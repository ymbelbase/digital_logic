==> flow/design.v <==
module ALU (
    input [7:0] A, B,    
    input [2:0] sel,     
    input clk, reset,    
    output reg [7:0] Result  
);
    wire [7:0] sum, and_out, or_out, xor_out, left_shift, right_shift;
    reg [7:0] counter;
    assign sum = A + B;                
    assign and_out = A & B;            
    assign or_out = A | B;             
    assign xor_out = A ^ B;            
    assign left_shift = A << 1;        
    assign right_shift = A >> 1;       
    always @(posedge clk or posedge reset) begin
        if (reset)
            counter <= 8'b0;
        else
            counter <= counter + 1;    
    end
    always @(*) begin
        case (sel)
            3'b000: Result = sum;           
            3'b001: Result = left_shift;    
            3'b010: Result = right_shift;   
            3'b011: Result = counter;       
            3'b100: Result = and_out;       
            3'b101: Result = or_out;        
            3'b110: Result = xor_out;       
            default: Result = 8'b0;         
        endcase
    end
endmodule
[From RTL to reports: ALU]
The steps from the RTL of ALU to its reports follow in flow order.
Line numbers count from 1 in the design file above.
Cell names lack the library's common part.
A cell with -- has no value.
Inputs
  top module: ALU
  clock input: clk
  cell library: sky130hd
  timing corner: tt_025C_1v80

[Word-level counts]
Yosys after proc, flatten, opt, wreduce and memory -nomap, before mapping. Enables and synchronous resets that opt folds into registers are not counted as muxes. Memory bits, and registers merged into a memory's read port (data or address), are not among the register bits. Print and check cells are not counted. Equal cells are merged and count once.
Word-level totals
  word-level cells: 14
  register bits after elaboration: 8
  output and inout port bits: 8
Operators by class
  multiplexer cells: 1
  equal/unequal tests: 6
  $add $sub $neg: 2
  bitwise logic cells: 3
  reductions and logical operators: 1
Operators by type and width (count)
  8-bit case mux with 7-bit select: 1
  3-bit equality test (second input constant): 3
  8-bit by 1-bit adder with 8-bit output (second input constant): 1
  8-bit adder: 1
  8-bit bitwise AND: 1
  8-bit OR: 1
  8-bit XOR: 1
  3-bit by 2-bit equality test with 1-bit output (second input constant): 2
  3-bit by 1-bit equality test with 1-bit output (second input constant): 1
  3-bit zero test: 1

[Longest topological paths]
Longest topological path by Yosys (ltp), each cell counted once; first at word level (registers and memories cut), then after technology mapping (sequential cells cut; the memories' decode and read muxes count).
Depth
  depth after elaboration: 2
  ABC_AREA: 0
  depth in mapped cells: 7
  depth with buffers taken out: 7

[After synthesis]
Source: synth_stat.txt of the flow (Yosys; design flattened, memories mapped). It holds for the ABC_AREA given above (unset counts as 0); a run with the other value may have another netlist.
Cells by type
  ha_1: count 17, total area 212.704 um2
  dfrtp_1: count 8, total area 200.192 um2
  inv_1: count 21, total area 78.826 um2
  nor2b_1: count 10, total area 62.56 um2
  mux2i_1: count 6, total area 60.058 um2
  o21ai_0: count 11, total area 55.053 um2
  a21oi_1: count 10, total area 50.048 um2
  o211ai_1: count 5, total area 37.536 um2
  xnor2_1: count 4, total area 35.034 um2
  nand2_1: count 8, total area 30.029 um2
  o31a_1: count 3, total area 26.275 um2
  nand2b_1: count 4, total area 25.024 um2
  nand3_1: count 5, total area 25.024 um2
  a211oi_1: count 3, total area 22.522 um2
  a22oi_1: count 3, total area 22.522 um2
  nor3b_1: count 3, total area 22.522 um2
  fa_1: count 1, total area 20.019 um2
  a22o_1: count 2, total area 17.517 um2
Not listed: further types 29, cells in them 41.
Synthesis totals
  standard cells after synthesis: 165
  flip-flops: 8
  buffers: 7
  chip area (Yosys): 0.0012825 mm2
  sequential area: 0.0002002 mm2

[Timing after synthesis]
Source: OpenSTA report_checks on the synthesized netlist (no wires, ideal clock, input and output delay 20% of the period each), path of least setup slack; recovery checks are left aside. Register names are those of the netlist, which keeps one name where synthesis merged equal registers.
Path post-synthesis
  path type: input -> output
  from: in A[0]
  to: out Result[4]
  period: 2470 ps
  launch time at the first pin: 494 ps
  input delay: 494 ps
  data required time: 1976 ps
  setup slack: 188 ps
  path delay: 1294 ps
  arrival: 1788 ps
  stages on the path: 7
  synthesis period reached: 2282 ps
"path delay" is the arrival time less input delay plus setup time.
A path that ends at an output port has no setup time.
"stages on the path": output pins that drive a net of the path, with the launching flip-flop's if there is one; two outputs of one cell count as two.
"synthesis period reached" is the clock period less the worst setup slack; recovery checks do not enter. This is arithmetic on one report: input and output delays are still those of the set period (20% each).
Between the ends stands the longest chain of elaborated cells between them, by number of cells; it is not shown to be the way that was timed. Of several equally long chains one is given.
Each line given opens the expression or statement behind the cell; cells for indexed reads and writes are added by Yosys, which also makes memories of some case tables.
On the way, post-synthesis
  path through: ha_1 -> inv_1 -> fa_1 -> nor2b_1 -> o31a_1 -> a21oi_1 -> a221o_1
  length of the longest elaborated chain: 2
  elaborated cells between the ends (all ways): 2
  source lines of those cells: 2
RTL lines, path post-synthesis
  start: declaration: RTL line 2  | input [7:0] A, B,
  8-bit adder: RTL line 9  | assign sum = A + B;
  8-bit case mux with 7-bit select: RTL line 22  | case (sel)
  end: declaration: RTL line 5  | output reg [7:0] Result

[Timing after layout]
Path of least setup slack in the final report of job 1 (OpenROAD, finished layout, wires in). Where an end is a register, its clock arrival counts in the times.
The report prints the path's times to 10 ps; the period is as set.
Path post-layout
  path type: input -> output
  from: in B[0]
  to: out Result[6]
  data required time: 1110 ps
  setup slack: -560 ps
  launch time at the first pin: 280 ps
  period: 1390 ps
  stages on the path: 10
  input delay: 280 ps
  arrival: 1670 ps
Between the ends stands the longest chain of elaborated cells between them, by number of cells; it is not shown to be the way that was timed. Of several equally long chains one is given.
On the way, post-layout
  path through: buf_8 -> ha_4 -> inv_4 -> fa_2 -> nor2b_4 -> o31a_1 -> buf_4 -> o31ai_4 -> nand3b_1 -> buf_2
  length of the longest elaborated chain: 2
  elaborated cells between the ends (all ways): 2
  source lines of those cells: 2
RTL lines, path post-layout
  start: declaration: RTL line 2  | input [7:0] A, B,
  8-bit adder: RTL line 9  | assign sum = A + B;
  8-bit case mux with 7-bit select: RTL line 22  | case (sel)
  end: declaration: RTL line 5  | output reg [7:0] Result

Subject: ALU on sky130hd, stored results

Hello all,

Settings and measured results of 2 stored flow runs for module ALU (sky130hd), not sorted in any way. The constraints put input and output delay at 20% of the set period each and load the outputs with 0.01 pF.
"power" is the tool's figure for a default switching activity; nothing was simulated.

==> job 1: settings <==
{ "period_ns": 1.39, "CORE_UTILIZATION": 25, "CELL_PAD_IN_SITES_GLOBAL_PLACEMENT": 0, "CELL_PAD_IN_SITES_DETAIL_PLACEMENT": 0, "TNS_END_PERCENT": 75, "GPL_ROUTABILITY_DRIVEN": 0, "CTS_CLUSTER_SIZE": 14, "CTS_CLUSTER_DIAMETER": 290, "CAP_MARGIN": 15, "MAX_ROUTING_LAYER": "met4", "CORE_MARGIN": 2, "SLEW_MARGIN": 20 }
==> job 1: results <==
power: 1.182 mW
smallest setup slack: -560 ps
area inside the die boundary: 0.0057191 mm2
utilization in the final report: 46.7 %
cell area after synthesis: 0.0012825 mm2

==> job 2: settings <==
{ "period_ns": 4.42, "CORE_UTILIZATION": 21, "PLACE_DENSITY_LB_ADDON": 0.01, "HOLD_SLACK_MARGIN": 0.17, "CELL_PAD_IN_SITES_GLOBAL_PLACEMENT": 0, "CELL_PAD_IN_SITES_DETAIL_PLACEMENT": 2, "CTS_CLUSTER_SIZE": 32, "MIN_ROUTING_LAYER": "met1", "MAX_ROUTING_LAYER": "met4", "CAP_MARGIN": 20, "CORE_MARGIN": 2, "SLEW_MARGIN": 20 }
==> job 2: results <==
power: 0.3069 mW
utilization in the final report: 29.1 %
smallest setup slack: 241 ps
cell area after synthesis: 0.0012825 mm2
area inside the die boundary: 0.0067478 mm2

Thanks
