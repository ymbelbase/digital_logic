==> flow/design.v <==
module shift_register (
    input [7:0] D,         
    input reset,           
    input enable,          
    input clk,             
    output reg [7:0] Q     
);
    reg [7:0] stage_1, stage_2, stage_3, stage_4, stage_5;
    always @(posedge clk or posedge reset) begin
        if (reset) begin
            stage_1 <= 8'b00000000;
            stage_2 <= 8'b00000000;
            stage_3 <= 8'b00000000;
            stage_4 <= 8'b00000000;
            stage_5 <= 8'b00000000;
        end else if (enable) begin
            stage_1 <= D;
            stage_2 <= stage_1;
            stage_3 <= stage_2;
            stage_4 <= stage_3;
            stage_5 <= stage_4;
        end
    end
    always @(stage_5) begin
        Q <= stage_5;
    end
endmodule
# Tool chain data of shift_register
# Tool output for the design above, in the order of the flow.
# Line numbers count from 1 in the design file above.
# Library cell names are shortened.
design:
  design: "shift_register"
  clock_port: "clk"
  cell_library: "sky130hd"
  corner: "tt_025C_1v80"

# Elaborated design
# Yosys after proc, flatten, opt, wreduce and memory -nomap, before mapping. Enables and synchronous resets that opt folds into registers are not counted as muxes. Memory bits, and registers merged into a memory's read port (data or address), are not among the register bits. Print and check cells are not counted. Equal cells are merged and count once.
word_totals:
  ff_bits: 40
  input_bits: 11
  output_inout_bits: 8
  word_cells: 5

# Logic depth
# Depth = most cells in a row (Yosys ltp): at word level without a register or memory, in the mapped netlist without a sequential cell, where the memories' decode and read muxes count.
logic_depth:
  depth_word: 0
  abc_area: 1
  depth_mapped: 5
  mapped_depth_nobuf: 3

# After synthesis
# Yosys stat after the flow's synthesis: flattened, memories mapped to cells. It holds for the ABC_AREA given above (unset counts as 0); a run with the other value may have another netlist.
by_type:
  columns: ["type", "n", "area_total_um2"]
  rows:
  - ["dfrtp_1", 40, 1000.96]
  - ["nand2_1", 109, 409.142]
  - ["nand2_2", 11, 68.816]
  - ["buf_6", 4, 45.043]
  - ["clkbuf_8", 3, 41.29]
  - ["buf_12", 1, 20.019]
  - ["buf_8", 1, 15.014]
  - ["inv_8", 1, 11.261]
  - ["inv_1", 1, 3.754]
mapped:
  stdcells: 171
  mapped_area_um2: 1615.3
  seq_area_um2: 1001.0
  flip_flops: 40
  buffers: 9

# Path before layout
# Path of least setup slack by OpenSTA after synthesis, without wires, with an ideal clock, recovery checks aside; 20% of the period is set as input and as output delay. Where synthesis merged equal registers, the netlist keeps one of their names.
synth_timing:
  path_kind: "input-to-reg"
  startpoint: "input enable"
  endpoint: "register stage_5[0]"
  tclk_ns: 0.738
  in_delay_ns: 0.148
  setup_time_ns: 0.116
  launch_ns: 0.148
  t_arrival_ns: 0.516
  required_time_ns: 0.622
  slack_ns: 0.106
  path_delay_ns: 0.484
  path_stages: 5
  n_path_buf: 2
  synth_period_reached_ns: 0.632
# "path_delay_ns" = arrival - input delay + setup time.
# "path_stages": output pins that drive a net of the path, with the launching flip-flop's if there is one; two outputs of one cell count as two.
# "synth_period_reached_ns" is the clock period less the worst setup slack; recovery checks do not enter. This is arithmetic on one report: input and output delays are still those of the set period (20% each).
synth_via:
  cell_sequence: "buf_6 -> inv_8 -> buf_12 -> nand2_2 -> nand2_1"
synth_lines:
  columns: ["element", "line", "rtl"]
  rows:
  - ["from (decl)", 4, "input enable,"]
  - ["to (assign)", 15, "stage_5 <= 8'b00000000;"]
  - ["to (assign)", 21, "stage_5 <= stage_4;"]
  - ["to (decl)", 8, "reg [7:0] stage_1, stage_2, stage_3, stage_4, stage_5;"]
# Chain of elaborated cells between the ends: none given.

# Worst path after layout
# Path of least setup slack in the final report of flow run A (OpenROAD, finished layout, wires in). Where an end is a register, its clock arrival counts in the times.
layout_timing:
  path_kind: "reg-to-output"
  startpoint: "register stage_5[4]"
  endpoint: "output Q[4]"
  tclk_ns: 0.525
  output_delay_ns: 0.10
  launch_ns: 0.28
  t_arrival_ns: 0.83
  required_time_ns: 0.42
  slack_ns: -0.41
  path_stages: 2
  n_path_buf: 1
layout_via:
  cell_sequence: "dfrtp_1 -> buf_2"
  elab_chain_cells: 0
  cone_cells: 0
  cone_lines: 0
layout_lines:
  columns: ["element", "line", "rtl"]
  rows:
  - ["from (decl)", 8, "reg [7:0] stage_1, stage_2, stage_3, stage_4, stage_5;"]
  - ["from (assign)", 15, "stage_5 <= 8'b00000000;"]
  - ["from (assign)", 21, "stage_5 <= stage_4;"]
  - ["to (decl)", 6, "output reg [7:0] Q"]

# Settings and measured results of 2 stored flow runs for module shift_register (sky130hd), not sorted in any way. The constraints put input and output delay at 20% of the set period each and load the outputs with 0.01 pF.
# "period_reached_ns" means the clock period less the worst setup slack. The figure is calculated, with input and output delays left at 20% of the set period.
# "timing.worst_path_ns": the worst setup path's part of the clock period (all of it between registers, 20% less for each end at a port) less its slack. A launch clock that arrives late makes it longer, a capture clock that arrives late makes it shorter.
# "power_w" rests on the timing tool's default activity at the inputs, not on a simulated workload.
runs:
  - name: "flow run A"
    settings:
      period_ns: 0.525
      CORE_UTILIZATION: 42
      PLACE_DENSITY: 0.39
      CELL_PAD_IN_SITES_GLOBAL_PLACEMENT: 2
      CELL_PAD_IN_SITES_DETAIL_PLACEMENT: 1
      ABC_AREA: 1
      GPL_TIMING_DRIVEN: 1
      CTS_CLUSTER_DIAMETER: 150
      MAX_ROUTING_LAYER: "met4"
      CAP_MARGIN: 20
      CORE_MARGIN: 2
      SLEW_MARGIN: 20
    results:
      synthesis_area_um2: 1615.3
      final_die_area_um2: 4358.0
      final_stdcell_area_um2: 2097.0
      fin_util_pct: 56.9
      worstSetupSlack_ns: -0.408
      tns_setup_ns: -6.888
      power_w: 0.006847
      period_reached_ns: 0.933
      timing.worst_path_ns: 0.83
      timing.worst_path_kind: "reg-to-output"
  - name: "flow run B"
    settings:
      period_ns: 0.631
      CORE_UTILIZATION: 34
      PLACE_DENSITY_LB_ADDON: 0.19
      CORE_MARGIN: 4
      TNS_END_PERCENT: 60
      CTS_CLUSTER_SIZE: 47
      CTS_CLUSTER_DIAMETER: 212
      CAP_MARGIN: 20
      SLEW_MARGIN: 20
    results:
      synthesis_area_um2: 1500.2
      final_die_area_um2: 5539.1
      final_stdcell_area_um2: 1876.8
      fin_util_pct: 45.3
      worstSetupSlack_ns: -0.305
      tns_setup_ns: -7.373
      power_w: 0.00613
      period_reached_ns: 0.936
      timing.worst_path_ns: 0.81
      timing.worst_path_kind: "reg-to-output"
